==> flow/design.v <==
module shift_add_multiplier (
    input wire clk,
    input wire rst,
    input wire start,
    input wire [31:0] multiplicand,
    input wire [31:0] multiplier,
    output reg [63:0] product,
    output reg done,
    output reg overflow
);
    localparam IDLE = 2'b00;
    localparam MULTIPLY = 2'b01;
    localparam FINISH = 2'b10;
    reg [1:0] state, next_state;
    reg [31:0] multiplier_reg;
    reg [63:0] multiplicand_reg;
    reg [5:0] count;
    reg sign_a, sign_b;
    reg [63:0] temp_product;
    function [31:0] get_abs;
        input [31:0] value;
        begin
            get_abs = value[31] ? (-value) : value;
        end
    endfunction
    always @(posedge clk or posedge rst) begin
        if (rst) begin
            state <= IDLE;
            done <= 0;
            overflow <= 0;
            count <= 0;
            product <= 64'b0;
            multiplier_reg <= 32'b0;
            multiplicand_reg <= 64'b0;
            temp_product <= 64'b0;
        end
        else begin
            state <= next_state;
            case (state)
                IDLE: begin
                    if (start) begin
                        sign_a <= multiplicand[31];
                        sign_b <= multiplier[31];
                        multiplier_reg <= get_abs(multiplier);
                        multiplicand_reg <= {{32{1'b0}}, get_abs(multiplicand)};
                        count <= 0;
                        temp_product <= 64'b0;
                        done <= 0;
                        overflow <= 0;
                    end
                end
                MULTIPLY: begin
                    if (count < 32) begin
                        if (multiplier_reg[0]) begin
                            temp_product <= temp_product + multiplicand_reg;
                        end
                        multiplicand_reg <= multiplicand_reg << 1;
                        multiplier_reg <= multiplier_reg >> 1;
                        count <= count + 1;
                    end
                end
                FINISH: begin
                    if (sign_a ^ sign_b) begin
                        product <= -temp_product;
                    end
                    else begin
                        product <= temp_product;
                    end
                    if (sign_a ^ sign_b) begin
                        if (temp_product > 64'h8000000000000000) begin
                            overflow <= 1;
                        end
                    end
                    else begin
                        if (temp_product > 64'h7FFFFFFFFFFFFFFF) begin
                            overflow <= 1;
                        end
                    end
                    done <= 1;
                end
            endcase
        end
    end
    always @(*) begin
        case (state)
            IDLE: 
                next_state = start ? MULTIPLY : IDLE;
            MULTIPLY: 
                next_state = (count == 32) ? FINISH : MULTIPLY;
            FINISH: 
                next_state = IDLE;
            default: 
                next_state = IDLE;
        endcase
    end
endmodule
* Reports on shift_add_multiplier
What the tools print for shift_add_multiplier, step after step.
Lines are those of the file above, counted from 1.
A cell with -- has no value.
- Design top :: shift_add_multiplier
- Clock port :: clk
- Cell library :: sky130hd
- Library corner :: tt_025C_1v80

* Word-level counts
Counts by Yosys on the flattened word-level netlist (proc, flatten, opt, wreduce; memories kept). Register bits leave out memories and registers merged into their read ports (data or address). Print and check cells are left out. Cells with the same type and inputs are merged into one.
- Flip-flop bits (word level) :: 236
- Input port bits :: 67
- Output and inout bits :: 66
- Cells after elaboration :: 61
- Add/sub/neg operators :: 5
- Magnitude comparators :: 3
- Eq/ne operators :: 8
- Mux-type cells :: 25
- Bitwise operators :: 2
- Reduce/logical cells :: 8
** Operators with widths (count)
- 64-bit 2-to-1 mux :: 6
- 64-bit parallel mux with 2-bit select :: 2
- 32-bit 2-to-1 mux :: 4
- 32-bit negation :: 2
- 64-bit by 63-bit greater-than comparator with 1-bit output with constant B :: 1
- 64-bit adder :: 1
- 64-bit greater-than comparator with constant B :: 1
- 64-bit negation :: 1
- 32-bit parallel mux with 2-bit select :: 1
- 6-bit parallel mux with 2-bit select :: 1
- 6-bit 2-to-1 mux :: 2
- 4-bit AND reduction :: 2
- 2-bit inequality test with constant B :: 3
- 3-bit inequality test with constant B :: 2
- 3-bit AND reduction :: 2
- 6-bit by 1-bit adder with 6-bit output with constant B :: 1
- 6-bit less-than comparator with constant B :: 1
- 6-bit == test with constant B :: 1
- 1-bit 2-to-1 mux :: 5
- 2-bit nonzero test :: 2
- 2-bit parallel mux with 2-bit select :: 1
- 1-bit parallel mux with 2-bit select :: 2
- 2-bit by 1-bit == test with 1-bit output with constant B :: 1
- 2-bit == test with constant B :: 1
- 2-bit logical NOT :: 1
- 2-bit AND reduction :: 1
- 2-bit 2-to-1 mux :: 1
- 1-bit bitwise XOR :: 1
- 1-bit inverter :: 1

* Depth
Longest topological path by Yosys (ltp), each cell counted once; first at word level (registers and memories cut), then after technology mapping (sequential cells cut; the memories' decode and read muxes count).
- Depth after elaboration :: 4
- ABC_AREA :: 0
- Mapped depth :: 12
- Gate-level depth less buffers :: 12

* Synthesis result
The flow's flattened synthesis, as Yosys stat reports it; memories are mapped. The netlist is that of the ABC_AREA named above (0 if unset); the other value can give another one.
The area totals of this step are shown rounded.
** Cell types
- sky130_fd_sc_hd__dfrtp_1 :: count 234, area in all 5.86E+03 um^2
- sky130_fd_sc_hd__a21oi_1 :: count 236, area in all 1.18E+03 um^2
- sky130_fd_sc_hd__xor2_1 :: count 104, area in all 910.874 um^2
- sky130_fd_sc_hd__ha_1 :: count 68, area in all 850.816 um^2
- sky130_fd_sc_hd__o21ai_0 :: count 170, area in all 850.816 um^2
- sky130_fd_sc_hd__nand2_1 :: count 211, area in all 792.01 um^2
- sky130_fd_sc_hd__nor2_1 :: count 205, area in all 769.488 um^2
- sky130_fd_sc_hd__xnor2_1 :: count 75, area in all 656.88 um^2
- sky130_fd_sc_hd__a22o_1 :: count 35, area in all 306.544 um^2
- sky130_fd_sc_hd__clkbuf_1 :: count 80, area in all 300.288 um^2
- sky130_fd_sc_hd__o31ai_1 :: count 24, area in all 180.173 um^2
- sky130_fd_sc_hd__inv_1 :: count 41, area in all 153.898 um^2
- sky130_fd_sc_hd__nand4_1 :: count 22, area in all 137.632 um^2
- sky130_fd_sc_hd__a21o_1 :: count 18, area in all 135.13 um^2
- sky130_fd_sc_hd__nor3_1 :: count 27, area in all 135.13 um^2
- sky130_fd_sc_hd__o21bai_1 :: count 18, area in all 135.13 um^2
- sky130_fd_sc_hd__a31oi_1 :: count 21, area in all 131.376 um^2
- sky130_fd_sc_hd__nand3_1 :: count 26, area in all 130.125 um^2
Other cell types: 59; their cells: 225.
- Mapped cells :: 1840
- Cell area after synthesis :: 15000 um^2
- Area of sequential cells :: 5900 um^2
- Flip-flop cells :: 237
- Buffer cells :: 99

* Path before layout
OpenSTA on the mapped netlist: ideal clock, no wires. The path of least setup slack (recovery checks aside). Input and output delay are each 20% of the period. Register names are those of the netlist, which keeps one name where synthesis merged equal registers.
- Kind :: input-to-reg
- Start point :: input port multiplier[20]
- End point :: register multiplier_reg[29]
- Period :: 5.28 ns
- Input delay :: 1.056 ns
- Library setup time :: 0.130 ns
- Time at the first pin :: 1.056 ns
- Data arrival time :: 2.984 ns
- Required time :: 5.150 ns
- Setup slack :: 2.166 ns
- Path delay :: 2.058 ns
- Stages :: 8
- Path buffers :: 0
- Period reached after synthesis :: 3.114 ns
"path delay" = arrival - input delay + setup time.
"stages": output pins that drive a net of the path, with the launching flip-flop's if there is one; two outputs of one cell count as two.
"period reached after synthesis" is the clock period less the worst setup slack; recovery checks do not enter. This is arithmetic on one report: input and output delays are still those of the set period (20% each).
Between the ends stands the longest chain of elaborated cells between them, by number of cells; it is not shown to be the way that was timed. Of several equally long chains one is given.
A line is the first line of the expression or statement that the cell stems from. Yosys adds cells for indexed reads and writes and turns some case tables into memories.
At most two assigning lines are given for a register; there are more.
- Cells stage by stage :: sky130_fd_sc_hd__or4_4 sky130_fd_sc_hd__or4_1 sky130_fd_sc_hd__or3_1 sky130_fd_sc_hd__o31ai_2 sky130_fd_sc_hd__xor2_1 sky130_fd_sc_hd__nor2_1 sky130_fd_sc_hd__a21oi_1 sky130_fd_sc_hd__o21ai_1
- Cells in the longest elaborated chain :: 4
- Elaborated cells between the ends (all ways) :: 4
- RTL lines with such cells :: 3
- Those cells by class :: 1 x add/sub; 3 x mux
** Ends and longest elaborated chain, after synthesis
- start: declaration :: RTL line 6 : input wire [31:0] multiplier,
- 32-bit negation :: RTL line 23 : get_abs = value[31] ? (-value) : value;
- 32-bit 2-to-1 mux :: RTL line 23
- 32-bit 2-to-1 mux :: RTL line 41 : if (start) begin
- 32-bit parallel mux with 2-bit select :: RTL line 39 : case (state)
- end: assignment :: RTL line 44 : multiplier_reg <= get_abs(multiplier);
- end: assignment :: RTL line 58 : multiplier_reg <= multiplier_reg >> 1;
- end: declaration :: RTL line 15 : reg [31:0] multiplier_reg;

* Worst path after layout
From the final timing report of stored run 1: the path of least setup slack in the routed layout; clock arrival at registers is part of the times.
- Kind :: reg-to-reg
- Start point :: register (name not given)
- End point :: register (name not given)
- Period :: 2.9 ns
- Library setup time :: 0.15 ns
- Time at the first pin :: 0.56 ns
- Data arrival time :: 3.25 ns
- Required time :: 3.29 ns
- Setup slack :: 0.04 ns
- Stages :: 10
- Path buffers :: 2
Between the ends stands the longest chain of elaborated cells between them, by number of cells; it is not shown to be the way that was timed. Of several equally long chains one is given.
- Cells stage by stage :: sky130_fd_sc_hd__dfrtp_1 sky130_fd_sc_hd__buf_6 sky130_fd_sc_hd__or4_4 sky130_fd_sc_hd__nor4_4 sky130_fd_sc_hd__nand3_4 sky130_fd_sc_hd__buf_6 sky130_fd_sc_hd__or4_4 sky130_fd_sc_hd__o41ai_4 sky130_fd_sc_hd__xor2_1 sky130_fd_sc_hd__a21oi_1
- Cells in the longest elaborated chain :: 2
- Elaborated cells between the ends (all ways) :: 2
- RTL lines with such cells :: 2
- Those cells by class :: 1 x add/sub; 1 x mux
** Ends and longest elaborated chain, post-layout
- start: declaration :: RTL line 19
- start: assignment :: RTL line 35
- start: assignment :: RTL line 55
- 64-bit negation :: RTL line 64
- 64-bit 2-to-1 mux :: RTL line 63 : if (sign_a ^ sign_b) begin
- end: assignment :: RTL line 64
- end: assignment :: RTL line 67
- end: declaration :: RTL line 7

Memo
Re: implementation data of shift_add_multiplier

Top module shift_add_multiplier; platform sky130hd; tools Yosys and OpenROAD; 2 stored runs in no particular order. Input and output delays are each 20% of the period that was set; the output load is 0.01 pF.
"reached clock period": clock period set for the run, less the worst setup slack. It is reckoned from that one timing run; input and output delays stay at 20% of the period that was set.
"time of the worst setup path" means the part of the period allowed to the worst setup path (the constraints hold back 20% at inputs and 20% at outputs) less its slack; where the path has registers, the arrival times of their clocks count too.
Results are given in rounded form.

* Stored run 1
** Files
==> flow/run.sh <==
#!/bin/bash
# the make line also repeats the synthesis and layout settings of config.mk as NAME=value (left out here)
make -C /OpenROAD-flow-scripts/flow DESIGN_CONFIG=/design/flow/config.mk WORK_HOME=/design/flow/orfs CLKGATE_MAP_FILE= finish
==> flow/config.mk <==
export PLATFORM = sky130hd
export DESIGN_NAME = shift_add_multiplier
export DESIGN_NICKNAME = shift_add_multiplier
export VERILOG_FILES = /design/flow/design.v
export SDC_FILE = /design/flow/constraint.sdc
export NUM_CORES = 4
export LEC_CHECK = 0
export CAP_MARGIN = 20
export CORE_MARGIN = 2
export CORE_UTILIZATION = 49
export SLEW_MARGIN = 20
==> flow/constraint.sdc <==
create_clock -name core_clock -period 2.9 [get_ports {clk}]
set_input_delay 0.5800 -clock core_clock [delete_from_list [all_inputs] [get_ports {clk}]]
set_output_delay 0.5800 -clock core_clock [all_outputs]
set_load 0.01 [all_outputs]
** Results
- Standard-cell area after layout :: 21,000 um^2
- Smallest setup slack :: 0.040 ns
- Time of the worst setup path :: 2.86 ns
- Worst setup path type :: reg-to-reg
- Total negative setup slack :: 0.000 ns
- Chip area after synthesis (Yosys) :: 15,000 um^2
- Full die area :: 33,000 um^2
- Reached clock period :: 2.860 ns
- Worst hold slack after layout :: 0.48 ns
- Final design utilization :: 67 %

* Stored run 2
** Files
==> flow/run.sh <==
#!/bin/bash
# the make line also repeats the synthesis and layout settings of config.mk as NAME=value (left out here)
make -C /OpenROAD-flow-scripts/flow DESIGN_CONFIG=/design/flow/config.mk WORK_HOME=/design/flow/orfs CLKGATE_MAP_FILE= finish
==> flow/config.mk <==
export PLATFORM = sky130hd
export DESIGN_NAME = shift_add_multiplier
export DESIGN_NICKNAME = shift_add_multiplier
export VERILOG_FILES = /design/flow/design.v
export SDC_FILE = /design/flow/constraint.sdc
export NUM_CORES = 4
export LEC_CHECK = 0
export ABC_AREA = 0
export CAP_MARGIN = 25
export CORE_MARGIN = 2
export CORE_UTILIZATION = 46
export CTS_CLUSTER_SIZE = 98
export GPL_ROUTABILITY_DRIVEN = 1
export PLACE_DENSITY_LB_ADDON = 0.06
export SLEW_MARGIN = 20
==> flow/constraint.sdc <==
create_clock -name core_clock -period 4.98 [get_ports {clk}]
set_input_delay 0.9960 -clock core_clock [delete_from_list [all_inputs] [get_ports {clk}]]
set_output_delay 0.9960 -clock core_clock [all_outputs]
set_load 0.01 [all_outputs]
** Results
- Total negative setup slack :: 0.000 ns
- Full die area :: 35,000 um^2
- Reached clock period :: 3.692 ns
- Smallest setup slack :: 1.3 ns
- Final design utilization :: 55 %
- Time of the worst setup path :: 3.69 ns
- Worst setup path type :: reg-to-reg
- Standard-cell area after layout :: 18,000 um^2
- Worst hold slack after layout :: 0.48 ns
- Chip area after synthesis (Yosys) :: 15,000 um^2
